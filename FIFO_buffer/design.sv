==> flow/design.v <==
module Fifo_buffer#(parameter k=4)
  (clk, RD, WR, data, out, emp, full);
  input clk, RD, WR;
  input [15:0] data;
  output reg [15:0] out;
  output emp, full;
  reg [15:0] buffer [0:k];
  reg [2:0] read_count = 0;
  reg [2:0] write_count = 0;
  reg [2:0] count = 0;
  assign emp = (count == 0)? 1'b1:1'b0;
  assign full = (count == k+1)? 1'b1:1'b0;
  always@(posedge clk)
    begin
      if(WR == 1'b1 && RD == 1'b0)
        begin
          read_count = 0;
          if(count< k+1)
            begin
              buffer[write_count] = data;
              write_count = write_count + 1;
              count = count + 1;
            end
        end
      else if(WR == 1'b0 && RD == 1'b1)
        begin
          write_count = 0;
          if(count > 0)
            begin
              out = buffer[read_count];
              read_count = read_count +1;
              count = count - 1;
            end
        end
    end
endmodule
# Reports on Fifo_buffer
# Tool output for the design above, in the order of the flow.
# Lines are those of the file above, counted from 1.
# Operators: Yosys type, input widths -> output width; for muxes data width and select width s.
# A cell with n/a has no value.
[setup] top_module="Fifo_buffer" clock="clk" lib="sky130hd" lib_corner="tt_025C_1v80"

# Word-level counts
# Source: Yosys, flattened and elaborated. Widths are those after wreduce. Registers that Yosys merges into a memory's read port (data or address) are not register bits. Print and check cells do not count. Equal cells are merged and count once.
[bits] reg_bits=105 word_cells=54 out_inout_bits=18
[op_classes] muxes=10 logic=3 eq_ne=10 n_addsub=4 reduce_logical=16 n_cmp=2
[op_table] operator="$pmux 16 s5" count=1
[op_table] operator="$reduce_and 3->1" count=7
[op_table] operator="$mux 3" count=7
[op_table] operator="$eq 3x2->1 const B" count=4
[op_table] operator="$add 3x1->3 const B" count=3
[op_table] operator="$eq 3x3->1 const B" count=3
[op_table] operator="$logic_not 3->1" count=3
[op_table] operator="$eq 3x1->1 const B" count=2
[op_table] operator="$reduce_and 2->1" count=2
[op_table] operator="$reduce_bool 2->1" count=2
[op_table] operator="$not 1->1" count=3
[op_table] operator="$sub 3x1->3 const B" count=1
[op_table] operator="$gt 3x1->1 const B" count=1
[op_table] operator="$lt 3x3->1 const B" count=1
[op_table] operator="$logic_and 1x1->1" count=2
[op_table] operator="$ne 2x1->1 const B" count=1
[op_table] operator="$mux 1" count=2

# Longest topological paths
# Depth = most cells in a row (Yosys ltp): at word level without a register or memory, in the mapped netlist without a sequential cell, where the memories' decode and read muxes count.
[logic_depth] ltp_word=4 ABC_AREA=0 depth_mapped=9

# Synthesis result
# Source: synth_stat.txt of the flow (Yosys; design flattened, memories mapped). It holds for the ABC_AREA given above (unset counts as 0); a run with the other value may have another netlist.
[synth_totals] area_um2=4160.2 flip_flops=105 mapped_cells=238 seqArea_um2=3123.0
[by_type] cell_type="sky130_fd_sc_hd__edfxtp_1" count=102 type_area_um2=3.06E+03
[by_type] cell_type="sky130_fd_sc_hd__ha_1" count=12 type_area_um2=150.144
[by_type] cell_type="sky130_fd_sc_hd__mux2_4" count=10 type_area_um2=150.144
[by_type] cell_type="sky130_fd_sc_hd__a32oi_1" count=16 type_area_um2=140.134
[by_type] cell_type="sky130_fd_sc_hd__a22oi_1" count=16 type_area_um2=120.115
[by_type] cell_type="sky130_fd_sc_hd__o21ai_0" count=17 type_area_um2=85.082
[by_type] cell_type="sky130_fd_sc_hd__mux2_2" count=6 type_area_um2=67.565
[by_type] cell_type="sky130_fd_sc_hd__dfxtp_1" count=3 type_area_um2=60.058
[by_type] cell_type="sky130_fd_sc_hd__clkbuf_1" count=10 type_area_um2=37.536
[by_type] cell_type="sky130_fd_sc_hd__inv_1" count=10 type_area_um2=37.536
[by_type] cell_type="sky130_fd_sc_hd__nor2_1" count=7 type_area_um2=26.275
[by_type] cell_type="sky130_fd_sc_hd__nand2_1" count=6 type_area_um2=22.522
[by_type] cell_type="sky130_fd_sc_hd__nor3b_1" count=3 type_area_um2=22.522
[by_type] cell_type="sky130_fd_sc_hd__buf_12" count=1 type_area_um2=20.019
[by_type] cell_type="sky130_fd_sc_hd__fa_1" count=1 type_area_um2=20.019
[by_type] cell_type="sky130_fd_sc_hd__xnor2_1" count=2 type_area_um2=17.517
[by_type] cell_type="sky130_fd_sc_hd__a21oi_4" count=1 type_area_um2=16.266
[by_type] cell_type="sky130_fd_sc_hd__or2_2" count=2 type_area_um2=12.512
# Other cell types: 12; their cells: 13.

# Timing after synthesis
# Source: OpenSTA report_checks on the synthesized netlist (no wires, ideal clock, input and output delay 20% of the period each), path of least setup slack; recovery checks are left aside. Register names are those of the netlist, which keeps one name where synthesis merged equal registers.
[synth_timing] kind="in2reg" from="input port RD" to="register buffer[0][0]" path_slack_ns=0.950 driving_pins=5 n_path_buf=1 required_time_ns=3.597 tclk_ns=4.01 delay_ns=2.258 t_arrival_ns=2.647 setup_time_ns=0.413 input_delay_ns=0.802 period_less_setup_slack_ns=3.06
# "delay_ns" = arrival - input delay + setup time.
# "driving_pins": output pins that drive a net of the path, with the launching flip-flop's if there is one; two outputs of one cell count as two.
# "period_less_setup_slack_ns" = period - worst setup slack (recovery checks aside). The figure is calculated, with input and output delays left at 20% of the set period.
# Between the ends stands the longest chain of elaborated cells between them, by number of cells; it is not shown to be the way that was timed. Of several equally long chains one is given.
# Each line given opens the expression or statement behind the cell; cells for indexed reads and writes are added by Yosys, which also makes memories of some case tables.
[synth_via] cell_sequence="sky130_fd_sc_hd__inv_1 sky130_fd_sc_hd__ha_1 sky130_fd_sc_hd__clkbuf_1 sky130_fd_sc_hd__nand2_1 sky130_fd_sc_hd__nor3b_1" elab_chain_len=3 cone_cells=3 cone_lines=1 cone_classes="logic (1); reduce/logical (2)"
[synth_lines] element="start, declared" line_no=3 text="input clk, RD, WR;"
[synth_lines] element="$not 1->1" line_no=15 text="if(WR == 1'b1 && RD == 1'b0)"
[synth_lines] element="$logic_and 1x1->1" line_no=15
[synth_lines] element="$reduce_and 3->1"
[synth_lines] element="end, assigned" line_no=20 text="buffer[write_count] = data;"
[synth_lines] element="end, declared" line_no=7 text="reg [15:0] buffer [0:k];"

# Path in the finished layout
# Path of least setup slack in the final report of run 1 (OpenROAD, finished layout, wires in). Where an end is a register, its clock arrival counts in the times.
[layout_timing] kind="reg2reg" from="register read_count[1]" to="register out[15]" required_time_ns=2.01 n_path_buf=1 tclk_ns=1.89 path_slack_ns=-0.02 driving_pins=7 t_arrival_ns=2.03 setup_time_ns=0.24
# Between the ends stands the longest chain of elaborated cells between them, by number of cells; it is not shown to be the way that was timed. Of several equally long chains one is given.
[layout_via] cell_sequence="sky130_fd_sc_hd__dfxtp_4 sky130_fd_sc_hd__inv_4 sky130_fd_sc_hd__ha_4 sky130_fd_sc_hd__or3_4 sky130_fd_sc_hd__a21oi_4 sky130_fd_sc_hd__buf_12 sky130_fd_sc_hd__mux2_4" elab_chain_len=2 cone_cells=6 cone_lines=1 cone_classes="eq/ne (4); mux (1); reduce/logical (1)"
[layout_lines] element="start, declared" line_no=8 text="reg [2:0] read_count = 0;"
[layout_lines] element="start, assigned" line_no=17 text="read_count = 0;"
[layout_lines] element="start, assigned" line_no=31 text="read_count = read_count +1;"
[layout_lines] element="$eq 3x3->1" line_no=30 text="out = buffer[read_count];"
[layout_lines] element="$pmux 16 s5" line_no=30
[layout_lines] element="end, assigned" line_no=30
[layout_lines] element="end, declared" line_no=5 text="output reg [15:0] out;"

Add stored flow runs of Fifo_buffer

Below are 2 stored runs of the flow (Yosys, OpenROAD; platform sky130hd) on Fifo_buffer, each with its settings and what was measured, unordered. Constraints: input delay and output delay 20% of the set period each, output load 0.01 pF.
"achieved clock period" is the run's clock period less its worst setup slack. It is reckoned from that one timing run; input and output delays stay at 20% of the period that was set.
By "worst setup path time" is meant the share of the clock period that the worst setup path is allowed (20% is reserved at inputs, 20% at outputs), minus its slack. Clock arrival times at its registers enter into it.
"power": no workload was simulated; the value follows from the tool's default switching activity.
[run 1] settings: period_ns=1.89, CORE_UTILIZATION=38, PLACE_DENSITY_LB_ADDON=0.26, CELL_PAD_IN_SITES_DETAIL_PLACEMENT=1, GPL_TIMING_DRIVEN=1, GPL_ROUTABILITY_DRIVEN=1, CTS_CLUSTER_SIZE=76, CTS_CLUSTER_DIAMETER=48, MAX_ROUTING_LAYER=met5, CAP_MARGIN=20, CORE_MARGIN=2, SLEW_MARGIN=20
[run 1] result: chip area after synthesis (Yosys) 4160.2 sq um, die area 11800.5 sq um, standard-cell area of the final layout 5202.5 sq um, utilization 0.484, worst setup slack after layout -0.017 ns, total negative slack -0.085 ns, worst hold slack 0.555 ns, power 5.642 mW, achieved clock period 1.907 ns, worst setup path time 1.91 ns, worst setup path kind reg2reg
[run 2] settings: period_ns=4.84, CORE_UTILIZATION=37, PLACE_DENSITY_LB_ADDON=0.14, CORE_MARGIN=5, CELL_PAD_IN_SITES_GLOBAL_PLACEMENT=0, GPL_ROUTABILITY_DRIVEN=0, SLEW_MARGIN=0, MAX_ROUTING_LAYER=met5, CAP_MARGIN=20
[run 2] result: chip area after synthesis (Yosys) 4160.2 sq um, die area 13464.1 sq um, standard-cell area of the final layout 4953.5 sq um, utilization 0.453, worst setup slack after layout 2.113 ns, total negative slack 0.000 ns, worst hold slack 0.547 ns, power 2.228 mW, achieved clock period 2.727 ns, worst setup path time 1.76 ns, worst setup path kind reg2out
