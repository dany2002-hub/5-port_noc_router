==> flow/design.v <==
module core#(parameter n=4)
  (data, clk, src, des, dataout);
  input clk;
  input [3:0] src, des;
  input [14*n-9:0] data;
  output reg [15:0]dataout;
  reg [15:0] out[0:n-1];
  reg [2:0] Count=0;
assign out[0] = {2'b00, src[3:0], des[3:0], data[14*n-9:14*n-14]};
  genvar i;
   generate
     for(i=1; i<n-1; i=i+1)
       begin
         assign out[i] = {2'b01, data[14*(n-i)-1:14*(n-i)-14]};
       end
   endgenerate
  assign out[n-1]={2'b10, data[13:0]};
  always@(posedge clk)
    begin
      if(Count>n-1)
        begin
          dataout<=out[n-1];
        end
      else
        begin
          dataout<=out[Count];
          Count<=Count+1;
        end
    end
endmodule
-- Reports on core
The steps from the RTL of core to its reports follow in flow order.
Line numbers count from 1 in the design file above.
Operators carry their Yosys type and port widths (W data, S select, Z words).
Cell names lack the library's common part.
Not given: n/a
- top: core
- clock port: clk
- cell library: sky130hd
- library corner: tt_025C_1v80

-- Word-level counts
Source: Yosys, flattened and elaborated. Widths are those after wreduce; folded enables and synchronous resets count as part of the registers. Registers that Yosys merges into a memory's read port (data or address) are not register bits. Print and check cells do not count. Equal cells are merged and count once.
- bits in registers at 19
- noted input port bits: 57
- noted output and inout port bits: 16
- elaborated cells at 11
- add/subtract/negate cells: 1
- order comparisons: 1
- equal/unequal tests at 3
- mux-type cells: 2
- reductions and logical operators: 1
- operators by type and width (cell ; count):
    $pmux W16 S4 ; 1
    $mux W14 ; 1
    $eq A2 B2 Y1 const B ; 2
    $add A3 B1 Y3 const B ; 1
    $gt A3 B2 Y1 const B ; 1
    $eq A2 B1 Y1 const B ; 1
    $logic_not A2 Y1 ; 1

-- Longest topological paths
Depth = most cells in a row (Yosys ltp): at word level without a register or memory, in the mapped netlist without a sequential cell, where the memories' decode and read muxes count.
- noted depth after elaboration: 3
- ABC_AREA at 1
- mapped depth at 9
- depth with buffers taken out: 7

-- Synthesis result
Source: synth_stat.txt of the flow (Yosys; design flattened, memories mapped). It holds for the ABC_AREA given above (unset counts as 0); a run with the other value may have another netlist.
- mapped cells: 145
- mapped area: 1094.8 µm²
- sequential part of the area: 410.4 µm²
- mapped flip-flops: 19
- buffer cells at 7
- cell types (cell type ; count ; area in all (µm²)):
    dfxtp_1 ; 16 ; 320.307
    nand2_1 ; 50 ; 187.68
    nand3_1 ; 28 ; 140.134
    edfxtp_1 ; 3 ; 90.086
    ha_1 ; 6 ; 75.072
    or2_1 ; 11 ; 68.816
    nand2_2 ; 8 ; 50.048
    nand2_4 ; 3 ; 33.782
    or2_0 ; 4 ; 25.024
    buf_4 ; 3 ; 22.522
    buf_6 ; 2 ; 22.522
    inv_1 ; 6 ; 22.522
    buf_12 ; 1 ; 20.019
    inv_2 ; 2 ; 7.507
    buf_2 ; 1 ; 5.005
    nor2_1 ; 1 ; 3.754

-- Timing after synthesis
Path of least setup slack by OpenSTA after synthesis, without wires, with an ideal clock, recovery checks aside; 20% of the period is set as input and as output delay. Where synthesis merged equal registers, the netlist keeps one of their names.
- path kind: register -> register
- start point: reg Count[0]
- end point: reg Count[0]
- noted clock period: 3.02 ns
- library setup time: 0.249 ns
- time at the first pin at 0.000 ns
- noted arrival time: 1.201 ns
- data required time at 2.771 ns
- noted slack: 1.570 ns
- path delay at 1.450 ns
- driving pins on the path: 6
- buffers on the path at 1
- noted synthesis period reached: 1.45 ns
"path delay" is the arrival time less input delay plus setup time.
"driving pins on the path": output pins that drive a net of the path, with the launching flip-flop's if there is one; two outputs of one cell count as two.
"synthesis period reached" = period - worst setup slack (recovery checks aside). The figure is calculated, with input and output delays left at 20% of the set period.
The rows between start and end are the longest chain of elaborated cells between them; the timing report does not say that the signal goes this way. Where chains are equally long, one stands for them.
Each line given opens the expression or statement behind the cell; cells for indexed reads and writes are added by Yosys, which also makes memories of some case tables.
The path ends at the enable pin of a flip-flop; only ways to that pin are counted.
- cells stage by stage: edfxtp_1 -> ha_1 -> ha_1 -> inv_1 -> nand2_4 -> buf_4
- length of the longest elaborated chain at 1
- elaborated cells on any way between the ends at 1
- noted RTL lines with such cells: 1
- classes of those cells: compare (1)
- RTL lines, path post-synthesis (element ; line ; text):
    start, declared ; 8 ; reg [2:0] Count=0;
    start, assigned ; 27 ; Count<=Count+1;
    $gt A3 B2 Y1 ; 20 ; if(Count>n-1)
    end, assigned ; 27 ;
    end, declared ; 8 ;

--- runs ---
Settings of 2 stored flow runs for module core (sky130hd), not sorted in any way. The constraints put input and output delay at 20% of the set period each and load the outputs with 0.01 pF.

Stored run 1

==> flow/run.sh <==
#!/bin/bash
# the make line also repeats the synthesis and layout settings of config.mk as NAME=value (left out here)
make -C /OpenROAD-flow-scripts/flow DESIGN_CONFIG=/design/flow/config.mk WORK_HOME=/design/flow/orfs CLKGATE_MAP_FILE= finish
==> flow/config.mk <==
export PLATFORM = sky130hd
export DESIGN_NAME = core
export DESIGN_NICKNAME = core
export VERILOG_FILES = /design/flow/design.v
export SDC_FILE = /design/flow/constraint.sdc
export NUM_CORES = 4
export LEC_CHECK = 0
export ABC_AREA = 1
export CAP_MARGIN = 20
export CELL_PAD_IN_SITES_GLOBAL_PLACEMENT = 1
export CORE_MARGIN = 5
export CORE_UTILIZATION = 43
export CTS_CLUSTER_DIAMETER = 117
export CTS_CLUSTER_SIZE = 79
export GPL_ROUTABILITY_DRIVEN = 0
export GPL_TIMING_DRIVEN = 1
export PLACE_DENSITY_LB_ADDON = 0.08
export SETUP_SLACK_MARGIN = 0.01
export SLEW_MARGIN = 20
export TNS_END_PERCENT = 40
==> flow/constraint.sdc <==
create_clock -name core_clock -period 1.33 [get_ports {clk}]
set_input_delay 0.2660 -clock core_clock [delete_from_list [all_inputs] [get_ports {clk}]]
set_output_delay 0.2660 -clock core_clock [all_outputs]
set_load 0.01 [all_outputs]

Stored run 1: did not finish, placement stopped with FLW-0024.

Stored run 2

==> flow/run.sh <==
#!/bin/bash
# the make line also repeats the synthesis and layout settings of config.mk as NAME=value (left out here)
make -C /OpenROAD-flow-scripts/flow DESIGN_CONFIG=/design/flow/config.mk WORK_HOME=/design/flow/orfs CLKGATE_MAP_FILE= finish
==> flow/config.mk <==
export PLATFORM = sky130hd
export DESIGN_NAME = core
export DESIGN_NICKNAME = core
export VERILOG_FILES = /design/flow/design.v
export SDC_FILE = /design/flow/constraint.sdc
export NUM_CORES = 4
export LEC_CHECK = 0
export CAP_MARGIN = 20
export CELL_PAD_IN_SITES_DETAIL_PLACEMENT = 0
export CORE_ASPECT_RATIO = 1.31
export CORE_MARGIN = 2
export CORE_UTILIZATION = 64
export GPL_ROUTABILITY_DRIVEN = 1
export GPL_TIMING_DRIVEN = 1
export PLACE_DENSITY_LB_ADDON = 0.15
export SETUP_SLACK_MARGIN = 0.35
export SLEW_MARGIN = 25
==> flow/constraint.sdc <==
create_clock -name core_clock -period 1.37 [get_ports {clk}]
set_input_delay 0.2740 -clock core_clock [delete_from_list [all_inputs] [get_ports {clk}]]
set_output_delay 0.2740 -clock core_clock [all_outputs]
set_load 0.01 [all_outputs]

Stored run 2: did not finish, placement stopped with FLW-0024.
--- end ---
