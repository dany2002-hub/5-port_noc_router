==> flow/design.v <==
module switch_arb#(parameter m=4)
  (clk, direction);
  input clk;
  output reg [2:0]direction;
  reg [2:0]count=0;
  reg [$clog2(m):0]timer=0;
  always@(posedge clk)
    begin
      timer = timer +1;
      if(timer < m)
        begin
          if(count==3'b000)
            begin
              direction <= 3'b000;    
            end
          else if(count == 3'b001)
            begin
              direction <= 3'b001;    
            end
          else if(count == 3'b010)
            begin
              direction <= 3'b010;    
            end
          else if(count == 3'b011)
            begin
              direction <= 3'b011;    
            end
          else if(count == 3'b100)
            begin
              direction <= 3'b100;    
            end          
        end
      else if(timer==m)
        begin
          count = count+1;
          timer<=0;
          if(count==5)
            begin
              count<=0;
            end
        end
    end
endmodule
Step by step through the tools: switch_arb
Tool output for the design above, in the order of the flow. Line numbers count from 1 in the design file above. Operators carry their Yosys type and port widths (W data, S select, Z words). A cell with - has no value.

Design top: switch_arb. Clock: clk. Library: sky130hd. Timing corner: tt_025C_1v80.

Word level
Source: Yosys, flattened and elaborated, memories not mapped. Widths are those after wreduce. Registers that Yosys merges into a memory's read port (data or address) are not register bits. Print and check cells do not count. Equal cells are merged and count once.

For register bits after elaboration the number is 9. Under bits in latches stands 0. Bits in writable memories: 0. The entry for ROM bits reads 0. The figure for word width x clocked read ports is 0. The figure for memory cells is 0. For input port bits the number is 1. Under output and inout port bits stands 3. The entry for cells after elaboration reads 27.

Under add/sub/neg operators stands 2. For multiply operators the number is 0. Under divide/modulo/power cells stands 0. The figure for order comparisons is 1. Eq/ne operators: 6. The figure for shift operators is 0. Mux-type cells: 6. The entry for bitwise gates (word level) reads 1. Reduce/logical cells: 6.

Operators with widths (number): $eq A3 B3 Y1 const B (3); $mux W3 (3); $add A3 B1 Y3 const B (2); $eq A3 B2 Y1 const B (2); $reduce_bool A5 Y1 (1); $reduce_and A2 Y1 (2); $reduce_or A4 Y1 (1); $mux W2 (2); $eq A3 B1 Y1 const B (1); $lt A3 B3 Y1 const B (1); $logic_not A3 Y1 (1); $reduce_or A2 Y1 (1); $not A1 Y1 (1); $mux W1 (1).

Depth
Yosys ltp: most cells in a row. Word level: on the elaborated netlist, between registers, memories and ports. Mapped: between sequential cells and ports; inverters and the memories' decode and read muxes count.

For depth in word-level cells the number is 5. Under ABC_AREA stands 0. The figure for depth in mapped cells is 4. For depth with buffers taken out the number is 4.

Netlist
The flow's flattened synthesis, as Yosys stat reports it; memories are mapped. The netlist is that of the ABC_AREA named above (0 if unset); the other value can give another one.

For mapped cells the number is 38. The entry for synthesis area reads 456.7 sq um. Area of sequential cells: 240.2 sq um. For flip-flop cells the number is 9. Buffers: 0.

Cell types: sky130_fd_sc_hd__edfxtp_1 (number 6, area in all 180.173 sq um); sky130_fd_sc_hd__ha_1 (number 8, area in all 100.096 sq um); sky130_fd_sc_hd__dfxtp_1 (number 3, area in all 60.058 sq um); sky130_fd_sc_hd__a21oi_1 (number 4, area in all 20.019 sq um); sky130_fd_sc_hd__inv_1 (number 4, area in all 15.014 sq um); sky130_fd_sc_hd__nor2_1 (number 4, area in all 15.014 sq um); sky130_fd_sc_hd__o22a_1 (number 1, area in all 8.758 sq um); sky130_fd_sc_hd__xnor2_1 (number 1, area in all 8.758 sq um); sky130_fd_sc_hd__xor2_1 (number 1, area in all 8.758 sq um); sky130_fd_sc_hd__a21boi_0 (number 1, area in all 7.507 sq um); sky130_fd_sc_hd__nor3b_1 (number 1, area in all 7.507 sq um); sky130_fd_sc_hd__o21bai_1 (number 1, area in all 7.507 sq um); sky130_fd_sc_hd__nor2b_1 (number 1, area in all 6.256 sq um); sky130_fd_sc_hd__or3_1 (number 1, area in all 6.256 sq um); sky130_fd_sc_hd__nor3_1 (number 1, area in all 5.005 sq um).

Timing after synthesis
Path of least setup slack by OpenSTA after synthesis, without wires, with an ideal clock, recovery checks aside; 20% of the period is set as input and as output delay. Where synthesis merged equal registers, the netlist keeps one of their names.

Path type: reg2reg. From: register timer[0]. To: register count[0]. For clock period the number is 1.49 ns. The figure for setup time is 0.350 ns. The figure for launch time at the first pin is 0.000 ns. For arrival time the number is 1.003 ns. The entry for data required time reads 1.140 ns. Slack: 0.138 ns. For delay of the path the number is 1.353 ns. Driving pins on the path: 4. Under path buffers stands 0. The entry for synthesis period reached reads 1.352 ns.

"delay of the path" is the arrival time less input delay plus setup time. "driving pins on the path": output pins that drive a net of the path, with the launching flip-flop's if there is one; two outputs of one cell count as two. "synthesis period reached" = period - worst setup slack (recovery checks aside). The figure is calculated, with input and output delays left at 20% of the set period. The rows between start and end are the longest chain of elaborated cells between them; the timing report does not say that the signal goes this way. Where chains are equally long, one stands for them. A line is the first line of the expression or statement that the cell stems from. Yosys adds cells for indexed reads and writes and turns some case tables into memories.

Cell sequence: sky130_fd_sc_hd__dfxtp_1 -> sky130_fd_sc_hd__ha_1 -> sky130_fd_sc_hd__xnor2_1 -> sky130_fd_sc_hd__nor3b_1. Under cells in the longest elaborated chain stands 4. The figure for elaborated cells on any way between the ends is 5. The figure for source lines of those cells is 3. Classes of those cells: 1 x add/sub; 1 x compare; 1 x eq/ne; 1 x logic; 1 x reduce/logical.

Ends and longest elaborated chain, after synthesis: from (decl) (line 6) `reg [$clog2(m):0]timer=0;`; from (assign) (line 9) `timer = timer +1;`; from (assign) (line 36) `timer<=0;`; $add A3 B1 Y3 (line 9); $lt A3 B3 Y1 (line 10) `if(timer < m)`; $not A1 Y1; $reduce_and A2 Y1; to (assign) (line 35) `count = count+1;`; to (assign) (line 39) `count<=0;`; to (decl) (line 5) `reg [2:0]count=0;`.

Timing after layout
Path of least setup slack in the final report of job 1 (OpenROAD, finished layout, wires in). Where an end is a register, its clock arrival counts in the times.

Path type: reg2out. From: register direction[2]. To: output direction[2]. For clock period the number is 2.11 ns. Under external output delay stands 0.42 ns. The figure for launch time at the first pin is 0.25 ns. For arrival time the number is 1.10 ns. The entry for data required time reads 1.69 ns. Slack: 0.59 ns. Driving pins on the path: 2. Under path buffers stands 1.

A register here has more assigning lines than the two given.

Cell sequence: sky130_fd_sc_hd__edfxtp_1 -> sky130_fd_sc_hd__clkdlybuf4s50_1. Under cells in the longest elaborated chain stands 0. The figure for elaborated cells on any way between the ends is 0. The figure for source lines of those cells is 0.

Ends and longest elaborated chain, post-layout: from (decl) (line 4) `output reg [2:0]direction;`; from (assign) (line 14) `direction <= 3'b000;`; from (assign) (line 18) `direction <= 3'b001;`; to (decl) (line 4).

Add stored flow runs of switch_arb

Measured data: module switch_arb, platform sky130hd, 2 stored runs of the flow under differing settings, order arbitrary. Input and output delays are each 20% of the period that was set; the output load is 0.01 pF. "achieved period" is the run's clock period less its worst setup slack. It is reckoned from that one timing run; input and output delays stay at 20% of the period that was set. By "critical path time" is meant the share of the clock period that the worst setup path is allowed (20% is reserved at inputs, 20% at outputs), minus its slack. Clock arrival times at its registers enter into it.

Job 1 has these settings: period_ns 2.11; CORE_UTILIZATION 27; PLACE_DENSITY_LB_ADDON 0.15; CELL_PAD_IN_SITES_GLOBAL_PLACEMENT 0; GPL_ROUTABILITY_DRIVEN 1; CTS_CLUSTER_DIAMETER 176; CAP_MARGIN 20; CORE_MARGIN 2; SLEW_MARGIN 20. For the critical path time the run shows 1.10 ns. Kind of the worst setup path: reg2out. The setup slack of the worst path is 0.586 ns. The achieved period reads 1.524 ns. The synthesis area stands at 456.7 sq um. The measured overall die area is 2036.3 sq um. The total negative slack comes to 0.000 ns. The standard-cell area after layout reads 533.0 sq um.

Job 2 has these settings: period_ns 1.52; CORE_UTILIZATION 60; SETUP_SLACK_MARGIN 0.18; PLACE_DENSITY_LB_ADDON 0.04; CORE_ASPECT_RATIO 1.62; CORE_MARGIN 8; CELL_PAD_IN_SITES_GLOBAL_PLACEMENT 0; ABC_AREA 1; CTS_CLUSTER_SIZE 21; CTS_CLUSTER_DIAMETER 121; MAX_ROUTING_LAYER met4; CAP_MARGIN 20; SLEW_MARGIN 20. Outcome: unfinished; error PDN-0185 in floorplanning.
